==> flow/design.v <==
module full_adder (
  input  a, b, c_in,
  output c_out, s
);
  logic s1,c1,c2;
  half_adder ha1 (a,b,c1,s1);
  half_adder ha2 (s1,c_in,c2,s);
  assign c_out = c1|c2;
endmodule
module half_adder (
    input a,b,
    output c_out, s
  );
  assign s = a^b;
  assign c_out = a&b;
endmodule
module mult_pipe (
  input  [3:0] a, b,
  input        clk, rst_n,
  output [7:0] prod
);
  logic [3:0] ina, inb, ina_2, inb_2, ina_3, inb_3;
  logic [5:0] next_1, stage_1;
  logic [6:0] next_2, stage_2;
  logic [7:0] next_3, stage_3;
  logic [4:0] carry_l1, carry_l2, carry_l3;
  always_ff @(posedge clk, negedge rst_n) begin
    if (!rst_n) begin   
      ina     <= 4'b0;
      inb     <= 4'b0;
      ina_2   <= 4'b0;
      inb_2   <= 4'b0;
      ina_3   <= 4'b0;
      inb_3   <= 4'b0;
      stage_1 <= 6'b0;
      stage_2 <= 7'b0;
      stage_3 <= 8'b0;
    end else begin
      ina     <= a;
      inb     <= b;
      ina_2   <= ina;
      inb_2   <= inb;
      ina_3   <= ina_2;
      inb_3   <= inb_2;
      stage_1 <= next_1;
      stage_2 <= next_2;
      stage_3 <= next_3;
    end
  end
  assign next_1[0]   = ina[0] & inb[0];
  assign carry_l1[0] = 1'b0;
  genvar i;
  generate
    for (i = 0; i<4 ;i=i+1 ) begin
      if (i==3) begin
        full_adder fa(1'b0,(ina[3]&inb[1]),carry_l1[i],next_1[i+2],next_1[i+1]);    
      end else begin
        full_adder fa((ina[i+1]&inb[0]),(ina[i]&inb[1]),carry_l1[i],carry_l1[i+1],next_1[i+1]);
      end
    end
  endgenerate
  assign next_2[0]   = stage_1[0];
  assign next_2[1]   = stage_1[1];
  assign carry_l2[0] = 1'b0;
  generate
    for (i = 0; i<4 ;i=i+1 ) begin
      if (i==3) begin
        full_adder fa(stage_1[i+2],(ina_2[i]&inb_2[2]),carry_l2[i],next_2[i+3],next_2[i+2]);
      end else begin   
        full_adder fa(stage_1[i+2],(ina_2[i]&inb_2[2]),carry_l2[i],carry_l2[i+1],next_2[i+2]);
      end
    end
  endgenerate
  assign next_3[2:0] = stage_2[2:0];
  assign carry_l3[0] = 1'b0;
  generate
    for (i = 0; i<4 ;i=i+1 ) begin
      if (i==3) begin
        full_adder fa(stage_2[i+3],(ina_3[i]&inb_3[3]),carry_l3[i],next_3[i+4],next_3[i+3]);
      end else begin
        full_adder fa(stage_2[i+3],(ina_3[i]&inb_3[3]),carry_l3[i],carry_l3[i+1],next_3[i+3]);
      end
    end
  endgenerate
  assign prod = stage_3;
endmodule
Reports on mult_pipe
What the tools print for mult_pipe, step after step.
Line numbers count from 1 in the design file above.
Library cell names are shortened.
A cell with - has no value.
Inputs
  design top: mult_pipe
  clock: clk
  standard-cell library: sky130hd
  timing corner: tt_025C_1v80

Elaborated design
Counts by Yosys on the flattened word-level netlist (proc, flatten, opt, wreduce; memories kept). Register bits leave out memories and registers merged into their read ports (data or address); mux counts leave out enables and synchronous resets folded into registers. Print and check cells are left out. Cells with the same type and inputs are merged into one.
Bit counts
  flip-flop bits (word level): 45
  cells after elaboration: 73
  input port bits: 10
Cells by class
  bitwise operators: 64
Operators by type and width (count)
  AND 1 bit: 36
  XOR 1 bit: 20
  OR 1 bit: 8

Longest topological paths
Yosys ltp: most cells in a row. Word level: on the elaborated netlist, between registers, memories and ports. Mapped: between sequential cells and ports; inverters and the memories' decode and read muxes count.
Logic depth
  depth in word-level cells: 8
  ABC_AREA: 0
  gate-level depth with buffers: 9

Netlist
Source: synth_stat.txt of the flow (Yosys; design flattened, memories mapped). It holds for the ABC_AREA given above (unset counts as 0); a run with the other value may have another netlist.
Cells by type
  dfrtp_1: count 40, area in all 1000.96 um2
  fa_1: count 8, area in all 160.154 um2
  and2_1: count 12, area in all 75.072 um2
  inv_1: count 16, area in all 60.058 um2
  ha_1: count 4, area in all 50.048 um2
  nand2_1: count 4, area in all 15.014 um2
Synthesis totals
  chip area (Yosys): 1361.3 um2
  mapped flip-flops: 40
  mapped cells: 84
  buffer cells: 0
By module: a second synthesis without flattening, with its own total; a netlist apart from the flattened one above.
Unflattened totals
  cell total of the unflattened synthesis: 93
  area total of the unflattened synthesis: 1480.2 um2
Each row is one instance without its submodules.
Modules
  mult_pipe: cells 57, area 1104.8 um2, times used 1
  half_adder: cells 1, area 12.5 um2, times used 24
  full_adder: cells 1, area 6.3 um2, times used 12

Timing after synthesis
Path of least setup slack by OpenSTA after synthesis, without wires, with an ideal clock, recovery checks aside; 20% of the period is set as input and as output delay. Where synthesis merged equal registers, the netlist keeps one of their names.
Timing post-synthesis
  path kind: register -> register
  from: register inb_2[2]
  to: register stage_2[5]
  library setup time: 64 ps
  stages: 10
  period: 1720 ps
  arrival time: 1786 ps
  delay of the path: 1850 ps
  setup slack: -130 ps
  period reached after synthesis: 1850 ps
"delay of the path" is the arrival time less input delay plus setup time.
"stages": output pins that drive a net of the path, with the launching flip-flop's if there is one; two outputs of one cell count as two.
"period reached after synthesis" = period - worst setup slack (recovery checks aside). The figure is calculated, with input and output delays left at 20% of the set period.
Between the ends stands the longest chain of elaborated cells between them, by number of cells; it is not shown to be the way that was timed. Of several equally long chains one is given.
A line is the first line of the expression or statement that the cell stems from. Yosys adds cells for indexed reads and writes and turns some case tables into memories.
On the way, post-synthesis
  cells stage by stage: dfrtp_1 and2_1 ha_1 inv_1 fa_1 inv_1 fa_1 inv_1 fa_1 inv_1
  cells in the longest elaborated chain: 7
RTL lines, path post-synthesis
  from (decl): line 22  | logic [3:0] ina, inb, ina_2, inb_2, ina_3, inb_3;
  from (assign): line 32  | inb_2   <= 4'b0;
  from (assign): line 42  | inb_2   <= inb;
  AND 1 bit: line 70  | full_adder fa(stage_1[i+2],(ina_2[i]&inb_2[2]),carry_l2[i],carry_l2[i+1],next_2[i+2]);
  XOR 1 bit: line 14  | assign s = a^b;
  AND 1 bit: line 15  | assign c_out = a&b;
  OR 1 bit: line 8  | assign c_out = c1|c2;
  AND 1 bit: line 15
  OR 1 bit: line 8
  XOR 1 bit: line 14
  to (assign): line 36  | stage_2 <= 7'b0;
  to (assign): line 46  | stage_2 <= next_2;
  to (decl): line 24  | logic [6:0] next_2, stage_2;

Timing after layout
From the final timing report of stored run 1: the path of least setup slack in the routed layout; clock arrival at registers is part of the times.
The report prints the path's times to 10 ps; the period is as set.
Timing after layout
  path kind: register -> register
  from: register inb_2[2]
  to: register stage_2[5]
  arrival time: 2260 ps
  library setup time: 50 ps
  setup slack: 900 ps
  period: 2880 ps
  stages: 10
Between the ends stands the longest chain of elaborated cells between them, by number of cells; it is not shown to be the way that was timed. Of several equally long chains one is given.
On the way, after layout
  cells stage by stage: dfrtp_1 and2_1 ha_1 inv_1 fa_1 inv_1 fa_1 inv_1 fa_1 inv_1
  cells in the longest elaborated chain: 7
RTL lines, path after layout
  from (decl): line 22  | logic [3:0] ina, inb, ina_2, inb_2, ina_3, inb_3;
  from (assign): line 32  | inb_2   <= 4'b0;
  from (assign): line 42  | inb_2   <= inb;
  AND 1 bit: line 70  | full_adder fa(stage_1[i+2],(ina_2[i]&inb_2[2]),carry_l2[i],carry_l2[i+1],next_2[i+2]);
  XOR 1 bit: line 14  | assign s = a^b;
  AND 1 bit: line 15  | assign c_out = a&b;
  OR 1 bit: line 8  | assign c_out = c1|c2;
  AND 1 bit: line 15
  OR 1 bit: line 8
  XOR 1 bit: line 14
  to (assign): line 36  | stage_2 <= 7'b0;
  to (assign): line 46  | stage_2 <= next_2;
  to (decl): line 24  | logic [6:0] next_2, stage_2;

Top module mult_pipe; platform sky130hd; tools Yosys and OpenROAD; 2 stored runs in no particular order. Input and output delays are each 20% of the period that was set; the output load is 0.01 pF.
By "achieved period" is meant the clock period of the run minus its worst setup slack. This is arithmetic on one report: input and output delays are still those of the set period (20% each).
"worst setup path time": the worst setup path's part of the clock period (all of it between registers, 20% less for each end at a port) less its slack. A launch clock that arrives late makes it longer, a capture clock that arrives late makes it shorter.
"overall power" is the tool's figure for a default switching activity; nothing was simulated.
"worst setup path time" is known to 10 ps.

==> stored run 1: settings <==
{ "period_ns": 2.88, "CORE_UTILIZATION": 43, "SETUP_SLACK_MARGIN": 0.49, "PLACE_DENSITY": 0.9, "CORE_ASPECT_RATIO": 1.2, "CORE_MARGIN": 2, "CELL_PAD_IN_SITES_GLOBAL_PLACEMENT": 3, "TNS_END_PERCENT": 60, "CTS_CLUSTER_SIZE": 95, "CAP_MARGIN": 25, "SLEW_MARGIN": 10, "MIN_ROUTING_LAYER": "met2" }
==> stored run 1: results <==
smallest setup slack: 899 ps
die size: 3,633.9 um2
synthesis area: 1,361.3 um2
overall power: 1,108 µW
achieved period: 1,981 ps
utilization of the finished layout: 0.539
worst setup path time: 1,980 ps
critical path type: register -> register

==> stored run 2: settings <==
{ "period_ns": 2.31, "CORE_UTILIZATION": 42, "PLACE_DENSITY_LB_ADDON": 0.19, "HOLD_SLACK_MARGIN": 0.28, "CORE_ASPECT_RATIO": 0.54, "CORE_MARGIN": 10, "TNS_END_PERCENT": 100, "ABC_AREA": 1, "GPL_TIMING_DRIVEN": 1, "GPL_ROUTABILITY_DRIVEN": 1, "CTS_CLUSTER_SIZE": 58, "CTS_CLUSTER_DIAMETER": 386, "CAP_MARGIN": 20, "SLEW_MARGIN": 20 }
==> stored run 2: results <==
smallest setup slack: 369 ps
overall power: 1,414 µW
utilization of the finished layout: 0.532
synthesis area: 1,376.3 um2
die size: 6,076.2 um2
worst setup path time: 1,940 ps
critical path type: register -> register
achieved period: 1,941 ps
