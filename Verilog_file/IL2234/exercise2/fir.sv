==> flow/design.v <==
module d_flop #(parameter N = 4) (
  input  logic clk, rst_n,
  input  logic [N-1 : 0] d,
  output logic [N-1 : 0] q
);
  always_ff @(posedge clk, negedge rst_n) begin
    if (!rst_n) begin
      q <= 0;   
    end else begin
      q <= d;   
    end
  end
endmodule
package weight_pkg;
  parameter logic signed [7:0] weight_0 = 1;
  parameter logic signed [7:0] weight_1 = 2;
  parameter logic signed [7:0] weight_2 = 3;
  parameter logic signed [7:0] weight_3 = 4;
endpackage
module fir_4 (
  input logic clk, rst_n,
  input logic signed [7:0] in,
  output logic signed [17:0] out
);
  logic signed [7:0] s [3:0];   
  logic signed [15:0] p0, p1, p2, p3;
  logic signed [16:0] sum0, sum1;
  assign p0 = weight_pkg::weight_0*s[0];
  assign p1 = weight_pkg::weight_1*s[1];
  assign p2 = weight_pkg::weight_2*s[2];
  assign p3 = weight_pkg::weight_3*s[3];
  assign sum0 = p0+p1;
  assign sum1 = p2+p3;
  assign out = sum0 + sum1;
  genvar i;
  generate
    for (i = 0; i<4; i=i+1) begin
      if (i==0) begin
        d_flop #(8) d(clk,rst_n,in,s[i]);
      end else begin
        d_flop #(8) d(clk,rst_n,s[i-1],s[i]);
      end
    end
  endgenerate
endmodule
# Step by step through the tools: fir_4
# Tool output for the design above, in the order of the flow.
# Lines are those of the file above, counted from 1.
# Cell names lack the library's common part.
# A cell with n/a has no value.
dict set report inputs {
  top {fir_4}
  clk_port {clk}
  lib {sky130hd}
  corner {tt_025C_1v80}
}

# Elaborated design
# Yosys after proc, flatten, opt, wreduce and memory -nomap, before mapping. Enables and synchronous resets that opt folds into registers are not counted as muxes. Print and check cells are not counted. Equal cells are merged and count once.
dict set report bits {
  regBits 32
  inputBits 10
  out_inout_bits 18
  word_cells 8
}
dict set report op_classes {
  addsub 3
  n_mul 1
}
# cell n
set ops {}
lappend ops {{multiplier 3 x 8 -> 11 bit (first input constant)} 1}
lappend ops {{adder 10 x 12 -> 13 bit} 1}
lappend ops {{adder 11 x 10 -> 12 bit} 1}
lappend ops {{adder 8 x 9 -> 10 bit} 1}

# Depth
# Longest topological path by Yosys (ltp), each cell counted once; first at word level (registers and memories cut), then after technology mapping (sequential cells cut; the memories' decode and read muxes count).
dict set report logic_depth {
  ltp_word 3
  abc_area 0
  depth_mapped 14
  ltp_nobuf 12
}

# Netlist
# Yosys stat after the flow's synthesis: flattened, memories mapped to cells. It holds for the ABC_AREA given above (unset counts as 0); a run with the other value may have another netlist.
# The area totals of this step are shown rounded.
# cell_type n area_total_um2
set by_type {}
lappend by_type {dfrtp_1 32 800.768}
lappend by_type {fa_1 23 460.442}
lappend by_type {ha_1 25 312.8}
lappend by_type {inv_1 52 195.187}
lappend by_type {buf_4 5 37.536}
lappend by_type {xnor2_1 4 35.034}
lappend by_type {nand3_1 6 30.029}
lappend by_type {a21oi_2 3 26.275}
lappend by_type {xor2_1 3 26.275}
lappend by_type {nor2_1 5 18.768}
lappend by_type {nor2b_1 3 18.768}
lappend by_type {o41ai_2 1 16.266}
lappend by_type {a21o_1 2 15.014}
lappend by_type {a221oi_2 1 15.014}
lappend by_type {nand4_1 2 12.512}
lappend by_type {o211ai_2 1 12.512}
lappend by_type {buf_6 1 11.261}
lappend by_type {a221oi_1 1 8.758}
# Other cell types: 13; their cells: 13.
dict set report mapped {
  cell_count 183
  yosys_area_um2 2130
  sequential_area_um2 801
  ff_cells 32
  buf_cells 8
}
# The figures by module come from a second, unflattened synthesis with its own total; it is not the netlist above.
dict set report hier_totals {
  cells_unflattened 176
  hier_area_um2 2090
}
# Rows give one instance, submodules left out.
# module instances cells mod_area_um2 mod_seq_area_um2
set modules {}
lappend modules {fir_4 1 144 1290 0.0}
lappend modules {{d_flop #(N=8)} 4 8 200 200}

# Worst setup path after synthesis
# Path of least setup slack by OpenSTA after synthesis, without wires, with an ideal clock, recovery checks aside; 20% of the period is set as input and as output delay. Where synthesis merged equal registers, the netlist keeps one of their names.
dict set report synth_timing {
  path_type {register to output}
  start {register genblk1[0].genblk1.d.q[2]}
  end {output out[13]}
  period_ns 5.61
  output_delay_ns 1.122
  launch_ns 0.000
  t_arrival_ns 3.744
  t_required_ns 4.488
  path_slack_ns 0.744
  delay_ns 3.744
  driving_pins 13
  path_buffers 1
  synth_period_reached_ns 4.866
}
# "delay_ns" = arrival - input delay + setup time.
# A path that ends at an output port has no setup time.
# "driving_pins": output pins that drive a net of the path, with the launching flip-flop's if there is one; two outputs of one cell count as two.
# "synth_period_reached_ns" is the clock period less the worst setup slack; recovery checks do not enter. This is arithmetic on one report: input and output delays are still those of the set period (20% each).
# The rows between start and end are the longest chain of elaborated cells between them; the timing report does not say that the signal goes this way. Where chains are equally long, one stands for them.
# A line is the first line of the expression or statement that the cell stems from. Yosys adds cells for indexed reads and writes and turns some case tables into memories.
dict set report synth_between {
  path_cell_list {dfrtp_1 -> fa_1 -> inv_1 -> fa_1 -> fa_1 -> inv_1 -> ha_1 -> fa_1 -> a21o_1 -> a21oi_2 -> o21ai_2 -> a221oi_2 -> buf_4}
  elab_chain_len 2
  cone_cells 2
  cone_lines 2
  cone_classes {2 x add/sub}
}
# item line
set synth_rtl {}
lappend synth_rtl {{start, declared} 4} ;# output logic [N-1 : 0] q
lappend synth_rtl {{start, assigned} 8} ;# q <= 0;
lappend synth_rtl {{start, assigned} 10} ;# q <= d;
lappend synth_rtl {{adder 8 x 9 -> 10 bit} 32} ;# assign sum0 = p0+p1;
lappend synth_rtl {{adder 10 x 12 -> 13 bit} 34} ;# assign out = sum0 + sum1;
lappend synth_rtl {{end, declared} 23} ;# output logic signed [17:0] out
# Nets of the timed path that keep an RTL name, with a line that drives or declares them; the list need not be complete.
# signal line
set synth_named_nets {}
lappend synth_named_nets {out[12] 34}

# Path in the finished layout
# From the final timing report of job 1: the path of least setup slack in the routed layout; clock arrival at registers is part of the times.
dict set report layout_timing {
  path_type {register to output}
  start {register genblk1[0].genblk1.d.q[2]}
  end {output out[16]}
  period_ns 5.91
  output_delay_ns 1.18
  launch_ns 0.31
  t_arrival_ns 4.06
  t_required_ns 4.73
  path_slack_ns 0.67
  driving_pins 13
  path_buffers 1
}
# The rows between start and end are the longest chain of elaborated cells between them; the timing report does not say that the signal goes this way. Where chains are equally long, one stands for them.
dict set report layout_between {
  path_cell_list {dfrtp_1 -> fa_1 -> inv_1 -> fa_1 -> fa_1 -> inv_1 -> ha_1 -> fa_2 -> a21o_1 -> a21oi_4 -> o21ai_2 -> a221oi_4 -> dlygate4sd2_1}
  elab_chain_len 2
  cone_cells 2
  cone_lines 2
  cone_classes {2 x add/sub}
}
# item line
set layout_rtl {}
lappend layout_rtl {{start, declared} 4} ;# output logic [N-1 : 0] q
lappend layout_rtl {{start, assigned} 8} ;# q <= 0;
lappend layout_rtl {{start, assigned} 10} ;# q <= d;
lappend layout_rtl {{adder 8 x 9 -> 10 bit} 32} ;# assign sum0 = p0+p1;
lappend layout_rtl {{adder 10 x 12 -> 13 bit} 34} ;# assign out = sum0 + sum1;
lappend layout_rtl {{end, declared} 23} ;# output logic signed [17:0] out

# Stored flow runs of fir_4 (2 of them; Yosys, OpenROAD, sky130hd). They differ in their settings and are not a sequence. Constraints: input delay and output delay 20% of the set period each, output load 0.01 pF.
# "period_less_ws_ns" is the run's clock period less its worst setup slack. It is reckoned from that one timing run; input and output delays stay at 20% of the period that was set.
# "worst_path_ns": the worst setup path's part of the clock period (all of it between registers, 20% less for each end at a port) less its slack. A launch clock that arrives late makes it longer, a capture clock that arrives late makes it shorter.
# "totalPower_mw": no workload was simulated; the value follows from the tool's default switching activity.
# Measured values are rounded.
run="job 1" settings period_ns=5.91 CORE_UTILIZATION=66 SETUP_SLACK_MARGIN=0.59 PLACE_DENSITY=0.82 CORE_ASPECT_RATIO=1.0 CORE_MARGIN=6 ABC_AREA=0 GPL_TIMING_DRIVEN=1 GPL_ROUTABILITY_DRIVEN=0 CTS_CLUSTER_SIZE=33 CAP_MARGIN=20 SLEW_MARGIN=20
run="job 1" results final_setup_ws_ns=0.669 finalCellArea_um2=2500 synthesis_area_um2=2130 period_less_ws_ns=5.241 utilization_pct=82.0 final_setup_tns_ns=0.000 totalPower_mw=1.06 total_die_area_um2=4740 worst_path_ns=4.06 critical_path_kind="register to output" timing.hold.ws_ns=0.387
run="job 2" settings period_ns=5.64 SETUP_SLACK_MARGIN=0.27 CAP_MARGIN=20 CORE_MARGIN=2 CORE_UTILIZATION=40 SLEW_MARGIN=20
run="job 2" results final_setup_ws_ns=0.410 finalCellArea_um2=2550 synthesis_area_um2=2130 period_less_ws_ns=5.230 utilization_pct=49.7 final_setup_tns_ns=0.000 totalPower_mw=1.17 total_die_area_um2=5940 worst_path_ns=4.10 critical_path_kind="register to output" timing.hold.ws_ns=0.376
